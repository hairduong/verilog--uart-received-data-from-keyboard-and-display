==> flow/design.v <==
module UART_RX (
    input wire clock,
    input wire reset,
    input wire rx,
    output srclk,
    output rclk,
    output ser
);
reg [13:0] counter;
reg syncff0, syncff1;
reg rx_;
reg [1:0] state, next;
reg [7:0] rdat,value;
reg [2:0] data_cnt;
wire counter_end, start, start_end, data_end, stop_end, get_dat;
assign get_dat      = (counter == 52);  
assign counter_end  = (counter == 104);       
assign start_end    = (state == 2'b01) && counter_end;
assign data_end     = (state == 2'b10)  && counter_end && (data_cnt == 3'd7);
assign stop_end     = (state == 2'b11)  && counter_end;
always @(posedge clock or negedge reset) begin
    if (!reset) begin
        syncff0 <= 1'b1;
        syncff1 <= 1'b1;
    end else begin
        syncff0 <= rx;
        syncff1 <= syncff0;
    end
end
always @(posedge clock or negedge reset) begin
    if (!reset) rx_ <= 1'b1;
    else        rx_ <= syncff1;
end
assign start = ~syncff1 & rx_;   
always @(posedge clock or negedge reset) begin
    if (!reset) state <= 2'b00;
    else        state <= next;
end
always @(*) begin
    case (state)
        2'b00:  next = start      ? 2'b01 : 2'b00;
        2'b01: next = start_end  ? 2'b10  : 2'b01;
        2'b10:  next = data_end   ? 2'b11  : 2'b10;
        2'b11:  next = stop_end   ? 2'b00  : 2'b11;
        default:next = 2'b00;
    endcase
end
always @(posedge clock or negedge reset) begin
    if (!reset)
        counter <= 0;
    else if (state != 2'b00) begin
        if (counter_end)
            counter <= 0;
        else
            counter <= counter + 1;
    end
end
always @(posedge clock or negedge reset) begin
    if (!reset)
        data_cnt <= 0;
    else if ((state == 2'b10) && counter_end)
        data_cnt <= data_cnt + 1;
end
always @(posedge clock or negedge reset) begin
    if (!reset)
        rdat <= 8'b0;
    else if ((state == 2'b10) && get_dat)
        rdat <= {syncff1, rdat[7:1]};   
end
always @(posedge clock or negedge reset) begin
    if (!reset)
        value <= 8'b0;
    else if (stop_end)
        value <= rdat;
end
reg data_valid;
always @(posedge clock or negedge reset) begin
    if (!reset) begin
        data_valid <= 0;
    end else begin
        data_valid <= stop_end;
    end
end
    led_driver_4digit_595 led_display (
        .clk(clock),
        .reset(reset),
        .value(value ),
		  .data_valid(data_valid),
        .srclk(srclk),
        .rclk(rclk),
        .ser(ser)
    );
endmodule
module led_driver_4digit_595(
    input wire clk,
    input wire reset,
    input wire [7:0] value,
	 input data_valid,
    output reg srclk,
    output reg rclk,
    output reg ser
);
    reg [15:0] shift_data;
    reg [4:0] bit_cnt;
    reg [2:0] state;
    reg [7:0] seg_code;
    reg [7:0] digit_sel;
    reg [3:0] digit_val;
    reg [1:0] digit_index;
    reg [7:0] buffer[3:0];
    reg [1:0] count;
    reg enter_received;
    reg [3:0] digits[3:0];
    always @(posedge clk or negedge reset) begin
        if (!reset) begin
            count <= 0;
            enter_received <= 0;
            buffer[0] <= 0;
            buffer[1] <= 0;
            buffer[2] <= 0;
            buffer[3] <= 0;
            digits[0] <= 0;
            digits[1] <= 0;
            digits[2] <= 0;
            digits[3] <= 0;
        end else begin
            if (enter_received) begin
                digits[0] <= buffer[3];
                digits[1] <= buffer[2];
                digits[2] <= buffer[1];
                digits[3] <= buffer[0];
                count <= 0;
                enter_received <= 0;
            end else
			if (data_valid) begin	
				if (value == 8'd13) begin
                enter_received <= 1;
            end else if (value >= 8'd48 && value <= 8'd57) begin
                if (count < 4) begin
                    buffer[count] <= value - 8'd48;
                    count <= count + 1;
                end
            end
			end
        end
    end
    function [7:0] seg7;
        input [3:0] d;
        begin
            case (d)
                4'd0: seg7 = 8'b00111111;
                4'd1: seg7 = 8'b00000110;
                4'd2: seg7 = 8'b01011011;
                4'd3: seg7 = 8'b01001111;
                4'd4: seg7 = 8'b01100110;
                4'd5: seg7 = 8'b01101101;
                4'd6: seg7 = 8'b01111101;
                4'd7: seg7 = 8'b00000111;
                4'd8: seg7 = 8'b01111111;
                4'd9: seg7 = 8'b01101111;
                default: seg7 = 8'b00000000;
            endcase
        end
    endfunction
    localparam IDLE      = 3'd0,
               SHIFT_HI  = 3'd1,
               SHIFT_LO  = 3'd2,
               LATCH_HI  = 3'd3,
               LATCH_LO  = 3'd4;
    always @(posedge clk or negedge reset) begin
        if (!reset) begin
            srclk <= 0;
            rclk <= 0;
            ser <= 0;
            bit_cnt <= 0;
            digit_index <= 0;
            state <= IDLE;
        end else begin
            case (state)
                IDLE: begin
                    digit_val <= digits[digit_index];
                    case (digit_index)
                        2'd0: digit_sel <= 8'b11110111;
                        2'd1: digit_sel <= 8'b11111011;
                        2'd2: digit_sel <= 8'b11111101;
                        2'd3: digit_sel <= 8'b11111110;
                        default: digit_sel <= 8'b11111111;
                    endcase
                    seg_code <= seg7(digit_val);
                    shift_data <= {~seg_code, ~digit_sel};
                    bit_cnt <= 15;
                    state <= SHIFT_HI;
                end
                SHIFT_HI: begin
                    ser <= shift_data[bit_cnt];
                    srclk <= 1;
                    state <= SHIFT_LO;
                end
                SHIFT_LO: begin
                    srclk <= 0;
                    if (bit_cnt == 0)
                        state <= LATCH_HI;
                    else begin
                        bit_cnt <= bit_cnt - 1;
                        state <= SHIFT_HI;
                    end
                end
                LATCH_HI: begin
                    rclk <= 1;
                    state <= LATCH_LO;
                end
                LATCH_LO: begin
                    rclk <= 0;
                    digit_index <= (digit_index == 3) ? 0 : digit_index + 1;
                    state <= IDLE;
                end
            endcase
        end
    end
endmodule
-- Tool chain data of UART_RX
Tool output for the design above, in the order of the flow.
Line numbers count from 1 in the design file above.
A cell with n/a has no value.
- top: UART_RX
- clock: clock
- library: sky130hd
- library corner: tt_025C_1v80

-- Elaborated design
Yosys after proc, flatten, opt, wreduce and memory -nomap, before mapping. Print and check cells are not counted. Equal cells are merged and count once.
Memory sizes are those after Yosys's memory passes, which may raise the word count (mostly to a power of two), join words into wider ones and drop unused or constant bits.
- cells after elaboration at 114
- input bits at 3
- noted ROM bits: 112
- bits in latches at 0
- RAM bits: 0
- register bits at 123
- output and inout port bits: 3
- memories kept: 1
- clocked read ports x word width: 7
- div/mod/pow operators: 0
- noted add/subtract/negate cells: 6
- bitwise gates (word level) at 6
- multiplexer cells at 23
- noted $mul: 0
- shift operators at 1
- noted reductions and logical operators: 26
- order comparisons: 3
- equal/unequal tests: 19
- memories (name ; depth ; width ; rd ports ; wr ports ; RTL line ; text):
    (name not given) ; 16 ; 7 ; 1 ; 0 ; 150 ; case (d)
- operator list (operator ; count):
    8-bit case mux with 4-bit select ; 1
    6-bit AND reduction ; 4
    2-bit two-way mux ; 9
    16-bit by 5-bit variable part select with 1-bit output ; 1
    8-bit NOT ; 2
    4-bit case mux with 4-bit select ; 1
    3-bit case mux with 5-bit select ; 1
    14-bit by 1-bit adder with 14-bit output with constant B ; 1
    14-bit by 6-bit equality test with 1-bit output with constant B ; 1
    14-bit by 7-bit equality test with 1-bit output with constant B ; 1
    2-bit nonzero test ; 7
    14-bit two-way mux ; 1
    2-bit equality test with constant B ; 6
    5-bit case mux with 2-bit select ; 1
    8-bit by 4-bit equality test with 1-bit output with constant B ; 1
    8-bit by 6-bit greater-or-equal comparator with 1-bit output with constant B ; 1
    8-bit by 6-bit less-or-equal comparator with 1-bit output with constant B ; 1
    2-bit case mux with 4-bit select ; 1
    1-bit logical AND ; 6
    2-bit by 1-bit equality test with 1-bit output with constant B ; 3
    2-bit zero test ; 3
    3-bit by 2-bit equality test with 1-bit output with constant B ; 2
    3-bit equality test with constant B ; 2
    5-bit by 1-bit subtractor with 5-bit output with constant B ; 1
    5-bit zero test ; 1
    5-bit nonzero test ; 1
    5-bit two-way mux ; 1
    1-bit two-way mux ; 5
Other operator kinds: 13; their cells: 18.

-- Longest topological paths
Longest topological path by Yosys (ltp), each cell counted once; first at word level (registers and memories cut), then after technology mapping (sequential cells cut; the memories' decode and read muxes count).
- depth in word-level cells: 6
- ABC_AREA at 0
- mapped depth: 8
- noted gate-level depth less buffers: 6

-- Netlist
The flow's flattened synthesis, as Yosys stat reports it; memories are mapped. The netlist is that of the ABC_AREA named above (0 if unset); the other value can give another one.
- cells by type (type ; count ; total area (sq um)):
    sky130_fd_sc_hd__dfrtp_1 ; 85 ; 2127.04
    sky130_fd_sc_hd__edfxtp_1 ; 26 ; 780.749
    sky130_fd_sc_hd__mux2_2 ; 46 ; 517.997
    sky130_fd_sc_hd__ha_1 ; 21 ; 262.752
    sky130_fd_sc_hd__inv_1 ; 34 ; 127.622
    sky130_fd_sc_hd__dfstp_2 ; 4 ; 105.101
    sky130_fd_sc_hd__mux2i_1 ; 9 ; 90.086
    sky130_fd_sc_hd__nor2_1 ; 20 ; 75.072
    sky130_fd_sc_hd__o21ai_0 ; 14 ; 70.067
    sky130_fd_sc_hd__xnor2_1 ; 8 ; 70.067
    sky130_fd_sc_hd__nand2_1 ; 17 ; 63.811
    sky130_fd_sc_hd__nand2b_1 ; 9 ; 56.304
    sky130_fd_sc_hd__xor2_1 ; 6 ; 52.55
    sky130_fd_sc_hd__mux4_2 ; 2 ; 45.043
    sky130_fd_sc_hd__a222oi_1 ; 4 ; 40.038
    sky130_fd_sc_hd__nand3_1 ; 8 ; 40.038
    sky130_fd_sc_hd__nand4_1 ; 5 ; 31.28
    sky130_fd_sc_hd__nor4_1 ; 5 ; 31.28
Other cell types: 28; their cells: 53.
- noted mapped flip-flops: 115
- mapped area: 4931.0 sq um
- area of sequential cells: 3012.9 sq um
- mapped cells at 376
- buffer cells: 9
By module: a second synthesis without flattening, with its own total; a netlist apart from the flattened one above.
- cells (unflattened synthesis) at 382
- area (unflattened synthesis) at 5048.6 sq um
Each row is one instance without its submodules.
- modules (module ; times used ; seq. area (sq um) ; cells ; area (sq um)):
    led_driver_4digit_595 ; 1 ; 2033.2 ; 244 ; 3290.7
    UART_RX ; 1 ; 979.7 ; 138 ; 1757.9

-- Timing after synthesis
Source: OpenSTA report_checks on the synthesized netlist (no wires, ideal clock, input and output delay 20% of the period each), path of least setup slack; recovery checks are left aside. Register names are those of the netlist, which keeps one name where synthesis merged equal registers.
- path type: reg-to-reg
- start: register counter[0]
- end: register value[0]
- stages on the path: 9
- setup time at 0.125 ns
- path buffers: 2
- path delay: 1.926 ns
- noted arrival time: 1.801 ns
- required time at 1.875 ns
- path slack: 0.074 ns
- clock period: 2.0 ns
- time at the first pin: 0.000 ns
- noted synthesis period reached: 1.926 ns
"path delay" = arrival - input delay + setup time.
"stages on the path" counts driving pins, that of a launching flip-flop among them; a cell with two outputs on the path counts twice.
"synthesis period reached" is the clock period less the worst setup slack; recovery checks do not enter. This is arithmetic on one report: input and output delays are still those of the set period (20% each).
Between the ends stands the longest chain of elaborated cells between them, by number of cells; it is not shown to be the way that was timed. Of several equally long chains one is given.
Each line given opens the expression or statement behind the cell; cells for indexed reads and writes are added by Yosys, which also makes memories of some case tables.
At most two assigning lines are given for a register; there are more.
- cells stage by stage: sky130_fd_sc_hd__dfrtp_1 sky130_fd_sc_hd__inv_1 sky130_fd_sc_hd__ha_1 sky130_fd_sc_hd__nor4b_2 sky130_fd_sc_hd__and4_1 sky130_fd_sc_hd__buf_2 sky130_fd_sc_hd__and3_1 sky130_fd_sc_hd__buf_4 sky130_fd_sc_hd__mux2_2
- noted length of the longest elaborated chain: 2
- elaborated cells on any way between the ends: 2
- source lines of those cells at 2
- classes of those cells: eq/ne: 1; reduce/logical: 1
- RTL lines, path post-synthesis (element ; RTL line ; text):
    from (decl) ; 9 ; reg [13:0] counter;
    from (assign) ; 50 ; counter <= 0;
    from (assign) ; 55 ; counter <= counter + 1;
    14-bit by 7-bit equality test with 1-bit output ; 17 ; assign counter_end  = (counter == 104);
    1-bit logical AND ; 20 ; assign stop_end     = (state == 2'b11)  && counter_end;
    to (assign) ; 72 ; value <= 8'b0;
    to (assign) ; 74 ; value <= rdat;
    to (decl) ; 13 ; reg [7:0] rdat,value;
Nets of the timed path that keep an RTL name, with a line that drives or declares them; the list need not be complete.
- nets with RTL names, path post-synthesis (net ; RTL line):
    stop_end ; 20

-- Timing after layout
Path of least setup slack in the final report of entry A (OpenROAD, finished layout, wires in). Where an end is a register, its clock arrival counts in the times.
- path type: reg-to-reg
- start: register counter[0]
- end: register value[7]
- required time at 2.44 ns
- noted arrival time: 2.35 ns
- path slack: 0.09 ns
- time at the first pin: 0.52 ns
- stages on the path: 9
- path buffers: 2
- clock period: 2.04 ns
- setup time at 0.11 ns
Between the ends stands the longest chain of elaborated cells between them, by number of cells; it is not shown to be the way that was timed. Of several equally long chains one is given.
At most two assigning lines are given for a register; there are more.
- cells stage by stage: sky130_fd_sc_hd__dfrtp_1 sky130_fd_sc_hd__inv_2 sky130_fd_sc_hd__ha_1 sky130_fd_sc_hd__nor4b_4 sky130_fd_sc_hd__and4_1 sky130_fd_sc_hd__buf_6 sky130_fd_sc_hd__and3_4 sky130_fd_sc_hd__buf_6 sky130_fd_sc_hd__mux2_2
- noted length of the longest elaborated chain: 2
- elaborated cells on any way between the ends: 2
- source lines of those cells at 2
- classes of those cells: eq/ne: 1; reduce/logical: 1
- RTL lines, path post-layout (element ; RTL line ; text):
    from (decl) ; 9 ; reg [13:0] counter;
    from (assign) ; 50 ; counter <= 0;
    from (assign) ; 55 ; counter <= counter + 1;
    14-bit by 7-bit equality test with 1-bit output ; 17 ; assign counter_end  = (counter == 104);
    1-bit logical AND ; 20 ; assign stop_end     = (state == 2'b11)  && counter_end;
    to (assign) ; 72 ; value <= 8'b0;
    to (assign) ; 74 ; value <= rdat;
    to (decl) ; 13 ; reg [7:0] rdat,value;
Nets of the timed path that keep an RTL name, with a line that drives or declares them; the list need not be complete.
- nets with RTL names, path post-layout (net ; RTL line):
    stop_end ; 20

Subject: flow runs of UART_RX

Hi,

Design UART_RX on sky130hd. What follows are 2 stored runs of the flow, each under its own settings; their order means nothing. The constraints put input and output delay at 20% of the set period each and load the outputs with 0.01 pF.
"achieved period" means the clock period less the worst setup slack. The figure is calculated, with input and output delays left at 20% of the set period.
"time on the worst setup path" means the part of the period allowed to the worst setup path (the constraints hold back 20% at inputs and 20% at outputs) less its slack; where the path has registers, the arrival times of their clocks count too.
"power" is the tool's figure for a default switching activity; nothing was simulated.

Entry A
Settings were period_ns = 2.04; CORE_UTILIZATION = 47; SETUP_SLACK_MARGIN = 0.03; PLACE_DENSITY_LB_ADDON = 0.15; GPL_TIMING_DRIVEN = 0; CTS_CLUSTER_SIZE = 24; MIN_ROUTING_LAYER = met1; CAP_MARGIN = 20; CORE_MARGIN = 2; SLEW_MARGIN = 20
- noted the synthesized cell area: 4931.0 sq um
- area inside the die boundary at 11326.3 sq um
- standard-cell area after layout: 5919.4 sq um
- post-route utilization: 0.576
- worst setup slack after layout at 0.089 ns
- noted the final setup TNS: 0.000 ns
- noted the power: 5.793 mW
- achieved period at 1.951 ns
- noted the time on the worst setup path: 1.95 ns
- worst setup path type: reg-to-reg

Entry B
Settings were period_ns = 2.2; SETUP_SLACK_MARGIN = 0.28; CAP_MARGIN = 20; CORE_MARGIN = 2; CORE_UTILIZATION = 40; SLEW_MARGIN = 20
- noted the synthesized cell area: 4931.0 sq um
- area inside the die boundary at 13231.9 sq um
- standard-cell area after layout: 5846.9 sq um
- post-route utilization: 0.487
- worst setup slack after layout at 0.336 ns
- noted the final setup TNS: 0.000 ns
- noted the power: 5.289 mW
- achieved period at 1.864 ns
- noted the time on the worst setup path: 1.86 ns
- worst setup path type: reg-to-reg

Regards
